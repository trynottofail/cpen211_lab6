==> flow/design.v <==
module controller(input clk, input rst_n, input start,
                  input [2:0] opcode, input [1:0] ALU_op, input [1:0] shift_op,
                  input Z, input N, input V,
                  output waiting,
                  output [1:0] reg_sel, output [1:0] wb_sel, output w_en,
                  output en_A, output en_B, output en_C, output en_status,
                  output sel_A, output sel_B);
  reg [3:0] state;
  reg [3:0] next_state;
  reg in_waiting;
  reg [1:0] in_reg_sel;
  reg [1:0] in_wb_sel;
  reg in_w_en;
  reg in_en_A;
  reg in_en_B;
  reg in_en_C;
  reg in_en_status;
  reg in_sel_A;
  reg in_sel_B;
  assign waiting = in_waiting;
  assign reg_sel = in_reg_sel;
  assign wb_sel = in_wb_sel;
  assign w_en = in_w_en;
  assign en_A = in_en_A;
  assign en_B = in_en_B;
  assign en_C = in_en_C;
  assign en_status = in_en_status;
  assign sel_A = in_sel_A;
  assign sel_B = in_sel_B;
  always @ (posedge clk) begin
    if(~rst_n) begin
	state = 4'b0000;
      	next_state = 4'b0000;
	in_waiting = 1'b1;
	in_reg_sel = 2'b11;
	in_wb_sel = 2'b00;
	in_w_en = 1'b0;
	in_en_A = 1'b0;
	in_en_B = 1'b0;
	in_en_C = 1'b0;
	in_en_status = 1'b0;
	in_sel_A = 1'b0;
	in_sel_B = 1'b0;
    end 
    else begin
      case(state)
	4'b0000: if (start) begin
		next_state = 4'b0001;
		in_waiting = 1'b0;  
		in_reg_sel = 2'b10;
		in_wb_sel = 2'b11;
		in_w_en = 1'b0;
		in_en_A = 1'b0;
		in_en_B = 1'b0;
		in_en_C = 1'b0;
		in_en_status = 1'b0;
		in_sel_A = 1'b0;
		in_sel_B = 1'b0;
	        end 
		else begin
		next_state = 4'b0000;
		in_waiting = 1'b1;  
		in_reg_sel = 2'b11;
		in_wb_sel = 2'b00;
		in_w_en = 1'b0;
		in_en_A = 1'b0;
		in_en_B = 1'b0;
		in_en_C = 1'b0;
		in_en_status = 1'b0;
		in_sel_A = 1'b0;
		in_sel_B = 1'b0;
	       end
	4'b0001: begin 
		  if ({opcode,ALU_op} == 5'b11010) begin  
			next_state = 4'b0010;
		  end 
		  else if (({opcode,ALU_op} == 5'b11000) | ({opcode,ALU_op} == 5'b10111)) begin  
			next_state = 4'b0100;
		  end 
		  else begin 
			next_state = 4'b0011;  
		  end
		 end  
	4'b0010: begin  
			in_reg_sel = 2'b10;  
			in_wb_sel = 2'b10;  
			in_w_en = 1'b1;  
			next_state = 4'b0000;  
		    end
	4'b0011: begin 	 
		 	in_reg_sel = 2'b10;  
			in_en_A = 1'b1;  
			next_state = 4'b0100;  
		 end  
	4'b0100: begin  
			in_reg_sel = 2'b00;  
			in_en_A = 1'b0;  
			in_en_B = 1'b1;  
			if ({opcode,ALU_op} == 5'b10100) next_state = 4'b0101;
			else if ({opcode,ALU_op} == 5'b10101) next_state = 4'b0110;
			else if ({opcode,ALU_op} == 5'b10110) next_state = 4'b0111;
			else if ({opcode,ALU_op} == 5'b10111) next_state = 4'b1000;
			else next_state = 4'b1001;
		    end  
	4'b0101: begin  
		in_en_B = 1'b0;  
		in_sel_A = 1'b0;  
		in_sel_B = 1'b0;  
		in_en_C = 1'b1;  
		next_state = 4'b1010;
	      end
	4'b0110: begin  
		in_en_B = 1'b0;  
		in_sel_A = 1'b0;  
		in_sel_B = 1'b0;  
		in_en_C = 1'b1;  
		in_en_status = 1'b1;  
		next_state = 4'b1010;
	      end
	4'b0111: begin  
		in_en_B = 1'b0;
		in_sel_A = 1'b0;  
		in_sel_B = 1'b0;  
		in_en_C = 1'b1;  
		next_state = 4'b1010;
 	      end
	4'b1000: begin  
		in_en_B = 1'b0;
		in_sel_A = 1'b1;  
		in_sel_B = 1'b0;  
		in_en_C = 1'b1;
		next_state = 4'b1010;
	      end
	4'b1001: begin  
		in_en_B = 1'b0;
		in_sel_A = 1'b1;  
		in_sel_B = 1'b0;  
		in_en_C = 1'b1;
		next_state = 4'b1010;
   	      end
	4'b1010: begin  
			in_w_en = 1'b1;  
			in_reg_sel = 2'b01;  
			in_wb_sel = 2'b00;  
			next_state = 4'b0000;  
		  end
	default: begin
		  state = 4'b0000;
		  next_state = 4'b0000;
		 end
      endcase
    end
   state <= next_state;
 end
endmodule: controller
# Tool chain data of controller
# Tool output for the design above, in the order of the flow.
# Lines are those of the file above, counted from 1.
# Library cell names are shortened.
# A cell with n/a has no value.
# inputs
top	controller
clock_port	clk
lib	sky130hd
lib_corner	tt_025C_1v80

# Word level
# Counts by Yosys on the flattened word-level netlist (proc, flatten, opt, wreduce; memories kept). Register bits leave out memories and registers merged into their read ports (data or address). Print and check cells are left out.
# bits
register_bits	15
in_bits	13
out_inout_bits	12
word_cells	62
# op_classes
equal	16
mux	19
logic	1
reduce_and_logical	16
# ops
operator	n
5-bit equality test with constant B	6
4-bit parallel mux with 5-bit select	1
4-bit by 3-bit equality test with 1-bit output with constant B	4
2-bit nonzero test	6
4-bit equality test with constant B	3
4-bit two-way mux	3
1-bit parallel mux with 2-bit select	6
2-bit OR reduction	4
4-bit by 2-bit equality test with 1-bit output with constant B	2
2-bit parallel mux with 4-bit select	1
6-bit OR reduction	1
2-bit parallel mux with 3-bit select	1
3-bit two-way mux	2
5-bit OR reduction	1
4-bit by 1-bit equality test with 1-bit output with constant B	1
4-bit logical NOT	1
4-bit nonzero test	1
4-bit OR reduction	1
1-bit two-way mux	4
3-bit nonzero test	1
2-bit two-way mux	1
1-bit bitwise OR	1

# Longest topological paths
# Longest topological path by Yosys (ltp), each cell counted once; first at word level (registers and memories cut), then after technology mapping (sequential cells cut; the memories' decode and read muxes count).
# logic_depth
ltp_word	6
abc_area	0
depth_mapped	4
depth_no_buf	3

# Mapped cells and area
# Source: synth_stat.txt of the flow (Yosys; design flattened, memories mapped). It holds for the ABC_AREA given above (unset counts as 0); a run with the other value may have another netlist.
# The area totals of this step are shown rounded.
# synth_totals
stdcells	80
yosys_area_um2	770
seqArea_um2	440
ffs	22
n_buf	3
# by_type
cell_type	n	type_area_um2
dfxtp_1	22	440.422
nor2_1	9	33.782
nand2_1	8	30.029
nand2b_1	3	18.768
nor2b_1	3	18.768
o311ai_0	2	17.517
a21boi_0	2	15.014
a21oi_1	3	15.014
o21a_1	2	15.014
o21ai_0	3	15.014
and3_1	2	12.512
nor4_1	2	12.512
o211ai_2	1	12.512
inv_1	3	11.261
o2111a_1	1	11.261
or3b_4	1	11.261
buf_2	2	10.01
nand3_1	2	10.01
# Not listed: further types 8, cells in them 9.

# Worst setup path after synthesis
# Source: OpenSTA report_checks on the synthesized netlist (no wires, ideal clock, input and output delay 20% of the period each), path of least setup slack; recovery checks are left aside. Register names are those of the netlist, which keeps one name where synthesis merged equal registers.
# synth_timing
kind	input port to flip-flop
from	input ALU_op[0]
to	register state
clock_period_ns	1.32
input_delay_ns	0.264
setup_ns	0.060
launch_ns	0.264
arrival_time_ns	0.921
required_ns	1.260
slack_ns	0.340
path_delay_ns	0.717
path_stages	3
n_path_buf	0
period_less_setup_slack_ns	0.98
# "path_delay_ns" is the arrival time less input delay plus setup time.
# "path_stages": output pins that drive a net of the path, with the launching flip-flop's if there is one; two outputs of one cell count as two.
# "period_less_setup_slack_ns" is the clock period less the worst setup slack; recovery checks do not enter. This is arithmetic on one report: input and output delays are still those of the set period (20% each).
# Where an end lacks its bit number, it is one bit of the signal, or one of the new flip-flops if synthesis recoded a state register.
# A register here has more assigning lines than the two given.
# synth_between
path_cell_list	or3b_4 -> o211ai_2 -> and3b_1
# synth_lines
item	line	text
start: declaration	2	input [2:0] opcode, input [1:0] ALU_op, input [1:0] shift_op,
end: assignment	32	state = 4'b0000;
end: assignment	153	state <= next_state;
end: declaration	8	reg [3:0] state;
# No chain of elaborated cells between the ends is given.

# Timing after layout
# From the final timing report of flow run A: the path of least setup slack in the routed layout; clock arrival at registers is part of the times.
# layout_timing
kind	flip-flop to flip-flop
from	register state
to	register in_en_B
clock_period_ns	0.694
setup_ns	0.05
launch_ns	0.29
arrival_time_ns	1.15
required_ns	0.93
slack_ns	-0.22
path_stages	4
n_path_buf	1
# Where an end lacks its bit number, it is one bit of the signal, or one of the new flip-flops if synthesis recoded a state register.
# Between the ends stands the longest chain of elaborated cells between them, by number of cells; it is not shown to be the way that was timed. Of several equally long chains one is given.
# Each line given opens the expression or statement behind the cell; cells for indexed reads and writes are added by Yosys, which also makes memories of some case tables.
# A register here has more assigning lines than the two given.
# layout_between
path_cell_list	dfxtp_2 -> nor3_4 -> buf_4 -> o2111a_1
elab_chain_cells	3
cone_cells	10
cone_lines	1
cone_classes	eq/ne: 6; mux: 1; reduce/logical: 3
# layout_lines
item	line	text
start: declaration	8	reg [3:0] state;
start: assignment	32	state = 4'b0000;
start: assignment	153	state <= next_state;
4-bit logical NOT	46	case(state)
6-bit OR reduction	n/a
1-bit parallel mux with 2-bit select	46
end: assignment	39	in_en_B = 1'b0;
end: assignment	54	in_en_B = 1'b0;
end: declaration	15	reg in_en_B;

# Record of 2 stored runs of the RTL-to-layout flow on controller, platform sky130hd. The runs are unordered. Constraints: input delay and output delay 20% of the set period each, output load 0.01 pF.
# The measured numbers are rounded.
# A setting shown as . is not set for that run.
name,flow run A,flow run B
period_ns,0.694,0.772
CORE_UTILIZATION,44,22
PLACE_DENSITY_LB_ADDON,0.28,.
MIN_ROUTING_LAYER,met1,.
CAP_MARGIN,20,20
CORE_MARGIN,2,2
SLEW_MARGIN,20,0
CELL_PAD_IN_SITES_GLOBAL_PLACEMENT,.,1
TNS_END_PERCENT,.,10
ABC_AREA,.,1
GPL_TIMING_DRIVEN,.,1
CTS_CLUSTER_DIAMETER,.,383
MAX_ROUTING_LAYER,.,met5
post_route_util_frac,0.78,0.37
final_setup_ws_ns,-0.22,-0.15
yosys.chip_area_um2,770,790
hold_worst_slack_ns,0.13,0.20
die_area_um2,2100,4100
setup_tns_ns,-4.7,-1.9
finalCellArea_um2,1300,1300
