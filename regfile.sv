==> flow/design.v <==
module regfile(input [15:0] w_data, input [2:0] w_addr, input w_en,
		   input [2:0] r_addr, input clk, output [15:0] r_data);
  reg [15:0] m[0:7];
  assign r_data = m[r_addr];
  always_ff @(posedge clk) if (w_en) m[w_addr] <= w_data;
endmodule: regfile
# ---- Reports on regfile
# The steps from the RTL of regfile to its reports follow in flow order.
# Lines are those of the file above, counted from 1.
# Operators: Yosys type, input widths -> output width; for muxes data width and select width s.
# A cell with -- has no value.
dict set report design {
  design {regfile}
  clk_port {clk}
  library {sky130hd}
  corner {tt_025C_1v80}
}

# ---- Word-level counts
# Yosys after proc, flatten, opt, wreduce and memory -nomap, before mapping. Enables and synchronous resets that opt folds into registers are not counted as muxes. Memory bits, and registers merged into a memory's read port (data or address), are not among the register bits. Print and check cells are not counted. Equal cells are merged and count once.
# Memory sizes are those after Yosys's memory passes, which may raise the word count (mostly to a power of two), join words into wider ones and drop unused or constant bits.
dict set report word_totals {
  memories 1
  ff_bits 0
  out_inout_bits 16
  input_bits 24
  ram_bits 128
  word_cells 4
}
dict set report op_classes {
  n_mux 3
}
# memory size width read_ports wr line
set memory_table {}
lappend memory_table {m 8 16 1 1 3} ;# reg [15:0] m[0:7];
# cell count
set op_table {}
lappend op_table {{$mux 16} 1}
lappend op_table {{$mux 3} 1}
lappend op_table {{$mux 1} 1}

# ---- Depth
# Yosys ltp: most cells in a row. Word level: on the elaborated netlist, between registers, memories and ports. Mapped: between sequential cells and ports; inverters and the memories' decode and read muxes count.
dict set report depth {
  word_depth 1
  abc_area 0
  mapped_depth 4
  depth_no_buf 2
}

# ---- Netlist
# The flow's flattened synthesis, as Yosys stat reports it; memories are mapped. The netlist is that of the ABC_AREA named above (0 if unset); the other value can give another one.
# The area totals of this step are shown rounded.
dict set report mapped {
  ff_cells 128
  cell_count 198
  synth_area_um2 5000
  buf_cells 9
  sequential_area_um2 3800
}
# type count type_area_um2
set by_type {}
lappend by_type {sky130_fd_sc_hd__edfxtp_1 128 3.84E+03}
lappend by_type {sky130_fd_sc_hd__mux4_1 28 735.706}
lappend by_type {sky130_fd_sc_hd__mux2_2 16 180.173}
lappend by_type {sky130_fd_sc_hd__mux4_2 4 90.086}
lappend by_type {sky130_fd_sc_hd__buf_6 4 45.043}
lappend by_type {sky130_fd_sc_hd__nor2_1 6 22.522}
lappend by_type {sky130_fd_sc_hd__nand2b_1 3 18.768}
lappend by_type {sky130_fd_sc_hd__buf_1 4 15.014}
lappend by_type {sky130_fd_sc_hd__nor3_1 2 10.01}
lappend by_type {sky130_fd_sc_hd__nand2_1 2 7.507}
lappend by_type {sky130_fd_sc_hd__clkbuf_2 1 5.005}

# ---- Worst setup path after synthesis
# Path of least setup slack by OpenSTA after synthesis, without wires, with an ideal clock, recovery checks aside; 20% of the period is set as input and as output delay. Where synthesis merged equal registers, the netlist keeps one of their names.
dict set report synth_timing {
  path_kind {in2reg}
  start {input w_addr[2]}
  end {memory m[0][0]}
  setup_ps 409
  arrival_time_ps 1945
  path_stages 2
  setup_slack_ps 805
  delay_ps 1722
  required_ps 2751
  period_ps 3160
  launch_ps 632
  in_delay_ps 632
  n_path_buf 0
  synth_period_reached_ps 2355
}
# "delay_ps" is the arrival time less input delay plus setup time.
# "path_stages": output pins that drive a net of the path, with the launching flip-flop's if there is one; two outputs of one cell count as two.
# "synth_period_reached_ps" is the clock period less the worst setup slack; recovery checks do not enter. This is arithmetic on one report: input and output delays are still those of the set period (20% each).
# The rows between start and end are the longest chain of elaborated cells between them; the timing report does not say that the signal goes this way. Where chains are equally long, one stands for them.
# Each line given opens the expression or statement behind the cell; cells for indexed reads and writes are added by Yosys, which also makes memories of some case tables.
dict set report synth_via {
  path_cell_list {sky130_fd_sc_hd__nand2b_1 sky130_fd_sc_hd__nor3_1}
  elab_chain_cells 1
  cone_cells 1
  lines_between 1
  cone_classes {mux (1)}
}
# item line
set synth_lines {}
lappend synth_lines {{from (decl)} 1} ;# module regfile(input [15:0] w_data, input [2:0] w_addr, input w_en,
lappend synth_lines {{$mux 3} 5} ;# always_ff @(posedge clk) if (w_en) m[w_addr] <= w_data;
lappend synth_lines {{to (decl)} 3} ;# reg [15:0] m[0:7];

# ---- Worst path after layout
# Path of least setup slack in the final report of flow run 1 (OpenROAD, finished layout, wires in). Where an end is a register, its clock arrival counts in the times.
# The report prints the path's times to 10 ps; the period is as set.
dict set report layout_timing {
  path_kind {reg2out}
  start {memory m[0][1]}
  end {output r_data[1]}
  launch_ps 510
  arrival_time_ps 1910
  path_stages 4
  setup_slack_ps -660
  n_path_buf 1
  required_ps 1250
  period_ps 1560
  output_delay_ps 310
}
# The rows between start and end are the longest chain of elaborated cells between them; the timing report does not say that the signal goes this way. Where chains are equally long, one stands for them.
# A memory read counts as a cell of the chain, while the word-level depth stops at memories.
dict set report layout_via {
  path_cell_list {sky130_fd_sc_hd__edfxtp_1 sky130_fd_sc_hd__mux4_2 sky130_fd_sc_hd__mux2_4 sky130_fd_sc_hd__buf_6}
  elab_chain_cells 1
  cone_cells 1
  lines_between 1
  cone_classes {memory (1)}
}
# item line
set layout_lines {}
lappend layout_lines {{from (decl)} 3} ;# reg [15:0] m[0:7];
lappend layout_lines {{$mem_v2 8x16} 3}
lappend layout_lines {{to (decl)} 2} ;# input [2:0] r_addr, input clk, output [15:0] r_data);

; Measured results for regfile: 2 stored runs of the Yosys and OpenROAD flow on sky130hd. The settings differ; the order carries no meaning. The constraints put input and output delay at 20% of the set period each and load the outputs with 0.01 pF.
; "period_less_ws_ps": clock period set for the run, less the worst setup slack. It is reckoned from that one timing run; input and output delays stay at 20% of the period that was set.
; By "power_mw" is meant OpenSTA's value without simulated activity: inputs other than the clock are taken to toggle once in ten clock periods, and the tool carries that through the logic.
; Values from the reports are rounded here.

[flow run 1: settings]
period_ns = 1.56
CORE_UTILIZATION = 68
SETUP_SLACK_MARGIN = 0.28
PLACE_DENSITY_LB_ADDON = 0.11
CORE_ASPECT_RATIO = 1.02
CORE_MARGIN = 4
CELL_PAD_IN_SITES_GLOBAL_PLACEMENT = 2
CAP_MARGIN = 10
MIN_ROUTING_LAYER = met1
SLEW_MARGIN = 20
[flow run 1: results]
hold_worst_slack_ps = 530
period_less_ws_ps = 2218
timing.setup.ws_ps = -660
ys_area_um2 = 5000
final_util_pct = 90
power_mw = 8.2
die_footprint_um2 = 8700

[flow run 2: settings]
period_ns = 1.63
CORE_UTILIZATION = 49
SETUP_SLACK_MARGIN = 0.31
PLACE_DENSITY_LB_ADDON = 0.09
HOLD_SLACK_MARGIN = 0.09
CORE_ASPECT_RATIO = 1.35
CORE_MARGIN = 3
CELL_PAD_IN_SITES_GLOBAL_PLACEMENT = 1
GPL_TIMING_DRIVEN = 0
CTS_CLUSTER_DIAMETER = 345
CAP_MARGIN = 25
SLEW_MARGIN = 20
[flow run 2: results]
period_less_ws_ps = 1985
ys_area_um2 = 5000
timing.setup.ws_ps = -350
die_footprint_um2 = 11000
power_mw = 7.7
final_util_pct = 64
hold_worst_slack_ps = 600
